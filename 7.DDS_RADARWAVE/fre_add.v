==> flow/design.v <==
`timescale 1ns / 1ps
module fre_add #(  
    parameter       P_WORD = 23'd0 ) 
    (
    input wire          sys_clk     ,
    input wire          sys_rst_n   ,
    input wire [5:0]    wave_sel    ,
    input wire [3:0]    mode_sel    ,
    input wire          judge       ,
    input wire          T_cnt_flag  ,
    input wire          T_cnt       ,
    input wire  [22:0]  rom_addr_bpsk,
    input wire  [22:0]  rom_addr_qpsk,
    input wire  [22:0]  dds_data_nflm,
    input wire  [31:0]  Fw1         ,
    output wire [22:0]   rom_addr    
);
reg [31:0] theta;
always @(posedge sys_clk or negedge sys_rst_n)  
    if(!sys_rst_n)
        theta <= 32'd0;
    else if(wave_sel != 6'b000100)
        theta <=  32'd0;      
    else if(judge)
        theta <=  32'd0;       
    else if(T_cnt_flag)
        theta <=  32'd0;       
    else
        theta <= theta + Fw1;
reg [31:0] fre_add; 
always @(posedge sys_clk or negedge sys_rst_n)  
    if(!sys_rst_n)
        fre_add <= 32'd0;
    else if(judge)
        fre_add <= 32'd0;     
    else if((mode_sel != 4'd1)&&(T_cnt)) 
         fre_add <= 32'd0;     
    else if(wave_sel == 6'b000100) 
        if(T_cnt_flag) 
             fre_add <= 32'd0;           
        else
            fre_add <= fre_add + theta;     
    else  if(wave_sel == 6'b100000) 
                fre_add <= fre_add  + Fw1;      
    else
        fre_add <= fre_add + Fw1;
reg [22:0] rom_addr_theta;      
always @(posedge sys_clk or negedge sys_rst_n) 
    if(!sys_rst_n)
        rom_addr_theta <= 23'd0;
    else if(wave_sel  == 6'b000010) 
        rom_addr_theta <=  P_WORD + 21'd2097151; 
    else if(wave_sel == 6'b000100) 
        rom_addr_theta <=  P_WORD + 21'd2097151; 
    else if(wave_sel == 6'b001000) 
        rom_addr_theta <=  P_WORD +  rom_addr_bpsk;
    else if(wave_sel == 6'b010000)  
        rom_addr_theta <=  P_WORD +  rom_addr_qpsk;
    else  if(wave_sel == 6'b100000) 
        rom_addr_theta <=  P_WORD +  dds_data_nflm;
    else 
        rom_addr_theta <=  P_WORD;
assign rom_addr = rom_addr_theta + fre_add[31:9];
endmodule
# From RTL to reports: fre_add
# The steps from the RTL of fre_add to its reports follow in flow order.
# Line numbers count from 1 in the design file above.
# Operators carry their Yosys type and port widths (W data, S select, Z words).
# Cell names lack the library's common part.
# The mark n/a stands for no value.
# inputs
top_module	fre_add
clock_port	sys_clk
lib	sky130hd
lib_corner	tt_025C_1v80

# After elaboration
# Counts by Yosys on the flattened word-level netlist (proc, flatten, opt, wreduce; memories kept). Register bits leave out memories and registers merged into their read ports (data or address); mux counts leave out enables and synchronous resets folded into registers. Print and check cells are left out. Cells with the same type and inputs are merged into one.
# bits
ff_bits	87
input_bits	116
out_inout_bits	23
word_cells	27
# classes
add_sub_neg	4
n_eq	7
mux	12
reduce_and_logical	1
# op_table
cell	count
$mux W32	7
$mux W23	5
$add A32 B32 Y32	3
$add A23 B23 Y23	1
$eq A6 B2 Y1 const B	1
$eq A6 B3 Y1 const B	1
$ne A6 B3 Y1 const B	1
$eq A6 B4 Y1 const B	1
$eq A6 B5 Y1 const B	1
$eq A6 B6 Y1 const B	1
$ne A4 B1 Y1 const B	1
$logic_and A1 B1 Y1	1

# Longest topological paths
# Yosys ltp: most cells in a row. Word level: on the elaborated netlist, between registers, memories and ports. Mapped: between sequential cells and ports; inverters and the memories' decode and read muxes count.
# logic_depth
depth_word	6
ABC_AREA	0
ltp_mapped	12
mapped_depth_nobuf	12

# Netlist
# Yosys stat after the flow's synthesis: flattened, memories mapped to cells. It holds for the ABC_AREA given above (unset counts as 0); a run with the other value may have another netlist.
# Totals and module areas in this step are rounded.
# synth_totals
cell_count	1090
area_um2	8930
seqArea_um2	2180
ffs	87
buffers	31
# types
cell	count	type_area_um2
dfrtp_1	87	2.18E+03
ha_1	115	1438.88
xnor2_1	68	595.571
a21oi_1	98	490.47
nand2_1	120	450.432
a21o_1	51	382.867
nor2_1	93	349.085
xor2_1	33	289.027
o21ai_0	53	265.254
nand4_1	35	218.96
inv_1	38	142.637
nand2b_1	18	112.608
and3_1	17	106.352
clkbuf_1	28	105.101
o21a_1	12	90.086
o22ai_1	14	87.584
nand3_1	17	85.082
a31oi_1	13	81.328
# Not listed: further types 56, cells in them 180.

# Path before layout
# OpenSTA on the mapped netlist: ideal clock, no wires. The path of least setup slack (recovery checks aside). Input and output delay are each 20% of the period. Register names are those of the netlist, which keeps one name where synthesis merged equal registers.
# synth_path
kind	register to output
startpoint	register fre_add[9]
endpoint	output rom_addr[20]
clock_period_ns	3.0
output_delay_ns	0.600
t_first_pin_ns	0.000
arrival_ns	2.422
required_ns	2.400
slack_ns	-0.022
path_delay_ns	2.422
driving_pins	13
n_path_buf	0
synth_period_reached_ns	3.022
# "path_delay_ns" is the arrival time less input delay plus setup time.
# At an output port there is no setup time.
# "driving_pins": output pins that drive a net of the path, with the launching flip-flop's if there is one; two outputs of one cell count as two.
# "synth_period_reached_ns" is the clock period less the worst setup slack; recovery checks do not enter. This is arithmetic on one report: input and output delays are still those of the set period (20% each).
# The rows between start and end are the longest chain of elaborated cells between them; the timing report does not say that the signal goes this way. Where chains are equally long, one stands for them.
# A line is the first line of the expression or statement that the cell stems from. Yosys adds cells for indexed reads and writes and turns some case tables into memories.
# At most two assigning lines are given for a register; there are more.
# synth_via
path_cell_list	dfrtp_1 ha_1 inv_1 fa_1 nor2b_1 o2111ai_1 a21oi_2 a2111oi_4 o21ai_1 o221a_1 a21o_1 a21oi_2 xnor2_1
elab_chain_cells	1
cells_between	1
lines_between	1
cone_classes	add/sub: 1
# synth_lines
element	line_no	source
start: declaration	30	reg [31:0] fre_add;
start: assignment	42	fre_add <= fre_add + theta;
start: assignment	44	fre_add <= fre_add  + Fw1;
$add A23 B23 Y23	63	assign rom_addr = rom_addr_theta + fre_add[31:9];
end: declaration	16	output wire [22:0]   rom_addr

# Worst path after layout
# Path of least setup slack in the final report of record 1 (OpenROAD, finished layout, wires in). Where an end is a register, its clock arrival counts in the times.
# layout_path
kind	register to output
startpoint	register fre_add[11]
endpoint	output rom_addr[20]
clock_period_ns	3.63
output_delay_ns	0.73
t_first_pin_ns	0.35
arrival_ns	2.87
required_ns	2.90
slack_ns	0.03
driving_pins	12
n_path_buf	1
# The rows between start and end are the longest chain of elaborated cells between them; the timing report does not say that the signal goes this way. Where chains are equally long, one stands for them.
# At most two assigning lines are given for a register; there are more.
# layout_via
path_cell_list	dfrtp_1 ha_4 nor2b_2 o2111ai_2 a21oi_2 a2111oi_4 o21ai_2 o221a_1 a21o_1 a21oi_2 xnor2_1 buf_2
elab_chain_cells	1
cells_between	1
lines_between	1
cone_classes	add/sub: 1
# layout_lines
element	line_no	source
start: declaration	30	reg [31:0] fre_add;
start: assignment	42	fre_add <= fre_add + theta;
start: assignment	44	fre_add <= fre_add  + Fw1;
$add A23 B23 Y23	63	assign rom_addr = rom_addr_theta + fre_add[31:9];
end: declaration	16	output wire [22:0]   rom_addr

# 2 stored runs of fre_add in the flow (synthesis by Yosys, layout by OpenROAD, sky130hd cells), in arbitrary order. Constraints: input delay and output delay 20% of the set period each, output load 0.01 pF.
# "period_less_ws_ns": clock period set for the run, less the worst setup slack. It is reckoned from that one timing run; input and output delays stay at 20% of the period that was set.
# "critical_path_time_ns" means the part of the period allowed to the worst setup path (the constraints hold back 20% at inputs and 20% at outputs) less its slack; where the path has registers, the arrival times of their clocks count too.
# "power_total_mw" rests on the timing tool's default activity at the inputs, not on a simulated workload.
# Measured values are rounded.
# A setting shown as . is not set for that run.
# A result given as . is not shown for that run.
stored run	period_ns	CORE_UTILIZATION	HOLD_SLACK_MARGIN	GPL_TIMING_DRIVEN	GPL_ROUTABILITY_DRIVEN	MAX_ROUTING_LAYER	CAP_MARGIN	CORE_MARGIN	SLEW_MARGIN	SETUP_SLACK_MARGIN	PLACE_DENSITY_LB_ADDON	TNS_END_PERCENT	ABC_AREA	CTS_CLUSTER_DIAMETER	MIN_ROUTING_LAYER	timing.hold.ws_ns	power_total_mw	period_less_ws_ns	design.die.area_um2	synth_chip_area_um2	setupTns_ns	critical_path_time_ns	timing.worst_path_kind	setup_ws_ns	fin_util_pct	finalCellArea_um2
record 1	3.63	28	0.19	0	0	met4	20	2	20	.	.	.	.	.	.	0.641	3.07	3.598	33400	8930	0.000	2.87	register to output	0.032	36.3	11400
record 2	1.88	55	.	.	.	met5	0	2	35	-0.17	0.25	70	0	295	met2	.	.	.	.	.	.	.	.	.	.	.
# Record 2: incomplete, routing halted on GRT-0116

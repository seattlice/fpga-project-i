==> flow/design.v <==
`timescale 1ns / 1ps
module judge (
    input wire      sys_clk     ,
    input wire      sys_rst_n   ,
    input wire  [5:0]   wave_sel,
    input wire  [3:0]   mode_sel,    
    input wire  [8:0]   F, 
    input wire  [10:0]  T, 
    input wire  [6:0]   Z, 
    input wire  T_cnt,
    output reg T_cnt_flag,
    output wire judge
);
    reg T_flag; 
    reg Z_flag;
    reg mode_flag;
    reg wave_flag;
    reg f_flag;  
reg  [5:0]   wave_sel1; 
always @(posedge sys_clk or negedge sys_rst_n)  
    if(!sys_rst_n)
        wave_sel1 <= 6'd0;
    else 
        wave_sel1 <= wave_sel;
always @(posedge sys_clk or negedge sys_rst_n)  
    if(!sys_rst_n)
        wave_flag <= 1'd0;
    else if(wave_sel1 != wave_sel)
        wave_flag <= 1'd1;
    else
        wave_flag <= 1'd0;
reg [8:0] F0;           
always @(posedge sys_clk or negedge sys_rst_n)  
    if(!sys_rst_n)
        F0  <= 9'd0;
    else
        F0  <=  F;
always @(posedge sys_clk or negedge sys_rst_n)  
    if(!sys_rst_n)
        f_flag <= 1'd0;
    else if (F0 != F)
        f_flag <= 1'd1;
    else
        f_flag <= 1'd0;
reg T_cnt_f; 
always @(posedge sys_clk or negedge sys_rst_n) 
    if(!sys_rst_n)
        T_cnt_f <= 1'b0;
    else
        T_cnt_f <= T_cnt;
always @(posedge sys_clk or negedge sys_rst_n) 
    if(!sys_rst_n)
        T_cnt_flag <= 1'b0;
    else if(T_cnt_f != T_cnt)
        T_cnt_flag <= 1'b1;
    else
        T_cnt_flag <= 1'b0;
reg [6:0]      Z1;     
always @(posedge sys_clk or negedge sys_rst_n)  
    if(!sys_rst_n)
        Z1 <= 7'd0;
    else
        Z1 <= Z;
always @(posedge sys_clk or negedge sys_rst_n)  
    if(!sys_rst_n)
        Z_flag <= 1'd0;
    else if (Z1 != Z)
        Z_flag <= 1'd1;
    else 
        Z_flag <= 1'd0;
reg [3:0]   mode_sel1;     
always @(posedge sys_clk or negedge sys_rst_n)  
    if(!sys_rst_n)
        mode_sel1 <= 4'd0;
    else
        mode_sel1 <= mode_sel;
always @(posedge sys_clk or negedge sys_rst_n)  
    if(!sys_rst_n)
        mode_flag <= 1'd0;
    else if (mode_sel != mode_sel1)
        mode_flag <= 1'd1;
    else 
        mode_flag <= 1'd0;
reg [10:0]  T_1;
always @(posedge sys_clk or negedge sys_rst_n)   
    if(!sys_rst_n)
        T_1<= 11'd0;
    else 
        T_1 <= T;
always @(posedge sys_clk or negedge sys_rst_n)   
    if(!sys_rst_n)
        T_flag<= 1'd0;
    else if(T_1 != T) 
        T_flag <= 1'd1;
    else
        T_flag <= 1'd0;     
assign judge = T_flag | mode_flag | Z_flag | f_flag | wave_flag;
endmodule
-- Step by step through the tools: judge
The steps from the RTL of judge to its reports follow in flow order.
Lines are those of the file above, counted from 1.
Operators: Yosys type, input widths -> output width; for muxes data width and select width s.
Library cell names are shortened.
A cell with n/a has no value.
- top: judge
- clock port: sys_clk
- cell library: sky130hd
- corner: tt_025C_1v80

-- After elaboration
Counts by Yosys on the flattened word-level netlist (proc, flatten, opt, wreduce; memories kept). Register bits leave out memories and registers merged into their read ports (data or address); mux counts leave out enables and synchronous resets folded into registers. Print and check cells are left out. Cells with the same type and inputs are merged into one.
- bits in registers at 44
- bits of input ports: 40
- output and inout bits: 2
- noted elaborated cells: 28
- equal/unequal tests at 6
- mux-type cells at 6
- noted bitwise operators: 4
- operators with widths (operator ; number):
    $ne 11x11->1 ; 1
    $ne 9x9->1 ; 1
    $ne 7x7->1 ; 1
    $ne 6x6->1 ; 1
    $mux 1 ; 6
    $or 1x1->1 ; 4
    $ne 4x4->1 ; 1
    $ne 1x1->1 ; 1

-- Depth
Yosys ltp: most cells in a row. Word level: on the elaborated netlist, between registers, memories and ports. Mapped: between sequential cells and ports; inverters and the memories' decode and read muxes count.
- noted depth after elaboration: 4
- ABC_AREA at 0
- mapped depth: 3
- gate-level depth less buffers at 3

-- Mapped cells and area
Yosys stat after the flow's synthesis: flattened, memories mapped to cells. It holds for the ABC_AREA given above (unset counts as 0); a run with the other value may have another netlist.
The area totals of this step are shown rounded.
- cells by type (cell type ; number ; area in all (µm²)):
    dfrtp_1 ; 44 ; 1.1E+03
    xor2_1 ; 27 ; 236.477
    xnor2_1 ; 11 ; 96.342
    nor4_1 ; 5 ; 31.28
    nand4_1 ; 3 ; 18.768
    nor3_1 ; 3 ; 15.014
    nand3_1 ; 2 ; 10.01
    nand2_1 ; 1 ; 3.754
    nor2_1 ; 1 ; 3.754
- standard cells after synthesis at 97
- mapped area: 1520 µm²
- area of sequential cells: 1100 µm²
- flip-flops: 44
- noted buffers: 0

-- Timing after synthesis
Path of least setup slack by OpenSTA after synthesis, without wires, with an ideal clock, recovery checks aside; 20% of the period is set as input and as output delay. Where synthesis merged equal registers, the netlist keeps one of their names.
- path kind: reg-to-reg
- start: reg Z1[0]
- end: reg Z_flag
- noted period: 1.06 ns
- library setup time at 0.134 ns
- time at the first pin at 0.000 ns
- noted arrival: 0.837 ns
- noted required time: 0.926 ns
- slack: 0.090 ns
- noted delay of the path: 0.971 ns
- stages at 4
- path buffers: 0
- noted synthesis period reached: 0.97 ns
"delay of the path" is the arrival time less input delay plus setup time.
"stages" counts driving pins, that of a launching flip-flop among them; a cell with two outputs on the path counts twice.
"synthesis period reached" is the clock period less the worst setup slack; recovery checks do not enter. This is arithmetic on one report: input and output delays are still those of the set period (20% each).
Between the ends stands the longest chain of elaborated cells between them, by number of cells; it is not shown to be the way that was timed. Of several equally long chains one is given.
Each line given opens the expression or statement behind the cell; cells for indexed reads and writes are added by Yosys, which also makes memories of some case tables.
A register here has more assigning lines than the two given.
- path through: dfrtp_1 -> xor2_1 -> nor4_1 -> nand4_1
- cells in the longest elaborated chain: 2
- noted elaborated cells on any way between the ends: 2
- RTL lines with such cells at 1
- classes of those cells: eq/ne (1); mux (1)
- ends and longest elaborated chain, post-synthesis (what ; RTL line ; source):
    start: declaration ; 58 ; reg [6:0]      Z1;
    start: assignment ; 61 ; Z1 <= 7'd0;
    start: assignment ; 63 ; Z1 <= Z;
    $ne 7x7->1 ; 67 ; else if (Z1 != Z)
    $mux 1 ; 67 ;
    end: assignment ; 66 ; Z_flag <= 1'd0;
    end: assignment ; 68 ; Z_flag <= 1'd1;
    end: declaration ; 15 ; reg Z_flag;

-- Path in the finished layout
From the final timing report of record 2: the path of least setup slack in the routed layout; clock arrival at registers is part of the times.
- path kind: reg-to-output
- start: reg mode_flag
- end: out judge
- noted period: 0.908 ns
- noted external output delay: 0.18 ns
- time at the first pin at 0.29 ns
- noted arrival: 1.03 ns
- noted required time: 0.73 ns
- slack: -0.30 ns
- stages at 4
- path buffers: 1
Between the ends stands the longest chain of elaborated cells between them, by number of cells; it is not shown to be the way that was timed. Of several equally long chains one is given.
A register here has more assigning lines than the two given.
- path through: dfrtp_1 -> nor3_2 -> nand2_1 -> buf_6
- cells in the longest elaborated chain: 4
- noted elaborated cells on any way between the ends: 4
- RTL lines with such cells at 1
- classes of those cells: logic (4)
- ends and longest elaborated chain, post-layout (what ; RTL line ; source):
    start: declaration ; 16 ; reg mode_flag;
    start: assignment ; 79 ; mode_flag <= 1'd0;
    start: assignment ; 81 ; mode_flag <= 1'd1;
    $or 1x1->1 x4 ; 97 ; assign judge = T_flag | mode_flag | Z_flag | f_flag | wave_flag;
    end: declaration ; 12 ; output wire judge

Lab notebook: judge

Measured results for judge: 2 stored runs of the Yosys and OpenROAD flow on sky130hd. The settings differ; the order carries no meaning. The constraints put input and output delay at 20% of the set period each and load the outputs with 0.01 pF.
"total power after layout" is the tool's figure for a default switching activity; nothing was simulated.
Measured values are rounded.

Record 1

==> flow/run.sh <==
#!/bin/bash
# the make line also repeats the synthesis and layout settings of config.mk as NAME=value (left out here)
make -C /OpenROAD-flow-scripts/flow DESIGN_CONFIG=/design/flow/config.mk WORK_HOME=/design/flow/orfs CLKGATE_MAP_FILE= finish
==> flow/config.mk <==
export PLATFORM = sky130hd
export DESIGN_NAME = judge
export DESIGN_NICKNAME = judge
export VERILOG_FILES = /design/flow/design.v
export SDC_FILE = /design/flow/constraint.sdc
export NUM_CORES = 4
export LEC_CHECK = 0
export CAP_MARGIN = 20
export CELL_PAD_IN_SITES_GLOBAL_PLACEMENT = 2
export CORE_MARGIN = 2
export CORE_UTILIZATION = 66
export MAX_ROUTING_LAYER = met4
export PLACE_DENSITY_LB_ADDON = 0.09
export SLEW_MARGIN = 20
export TNS_END_PERCENT = 90
==> flow/constraint.sdc <==
create_clock -name core_clock -period 1.59 [get_ports {sys_clk}]
set_input_delay 0.3180 -clock core_clock [delete_from_list [all_inputs] [get_ports {sys_clk}]]
set_output_delay 0.3180 -clock core_clock [all_outputs]
set_load 0.01 [all_outputs]

Record 1: stopped before the end: placement reported FLW-0024.

Record 2

==> flow/run.sh <==
#!/bin/bash
# the make line also repeats the synthesis and layout settings of config.mk as NAME=value (left out here)
make -C /OpenROAD-flow-scripts/flow DESIGN_CONFIG=/design/flow/config.mk WORK_HOME=/design/flow/orfs CLKGATE_MAP_FILE= finish
==> flow/config.mk <==
export PLATFORM = sky130hd
export DESIGN_NAME = judge
export DESIGN_NICKNAME = judge
export VERILOG_FILES = /design/flow/design.v
export SDC_FILE = /design/flow/constraint.sdc
export NUM_CORES = 4
export LEC_CHECK = 0
export CAP_MARGIN = 20
export CORE_MARGIN = 10
export CORE_UTILIZATION = 29
export CTS_CLUSTER_DIAMETER = 336
export GPL_ROUTABILITY_DRIVEN = 0
export MAX_ROUTING_LAYER = met4
export PLACE_DENSITY_LB_ADDON = 0.2
export SLEW_MARGIN = 20
==> flow/constraint.sdc <==
create_clock -name core_clock -period 0.908 [get_ports {sys_clk}]
set_input_delay 0.1816 -clock core_clock [delete_from_list [all_inputs] [get_ports {sys_clk}]]
set_output_delay 0.1816 -clock core_clock [all_outputs]
set_load 0.01 [all_outputs]

Measured in record 2:
- noted the full die area: 8520 µm²
- cell area after synthesis at 1520 µm²
- standard-cell area of the final layout at 2160 µm²
- total negative slack: -1.09 ns
- noted the smallest setup slack: -0.299 ns
- total power after layout: 3720 uW
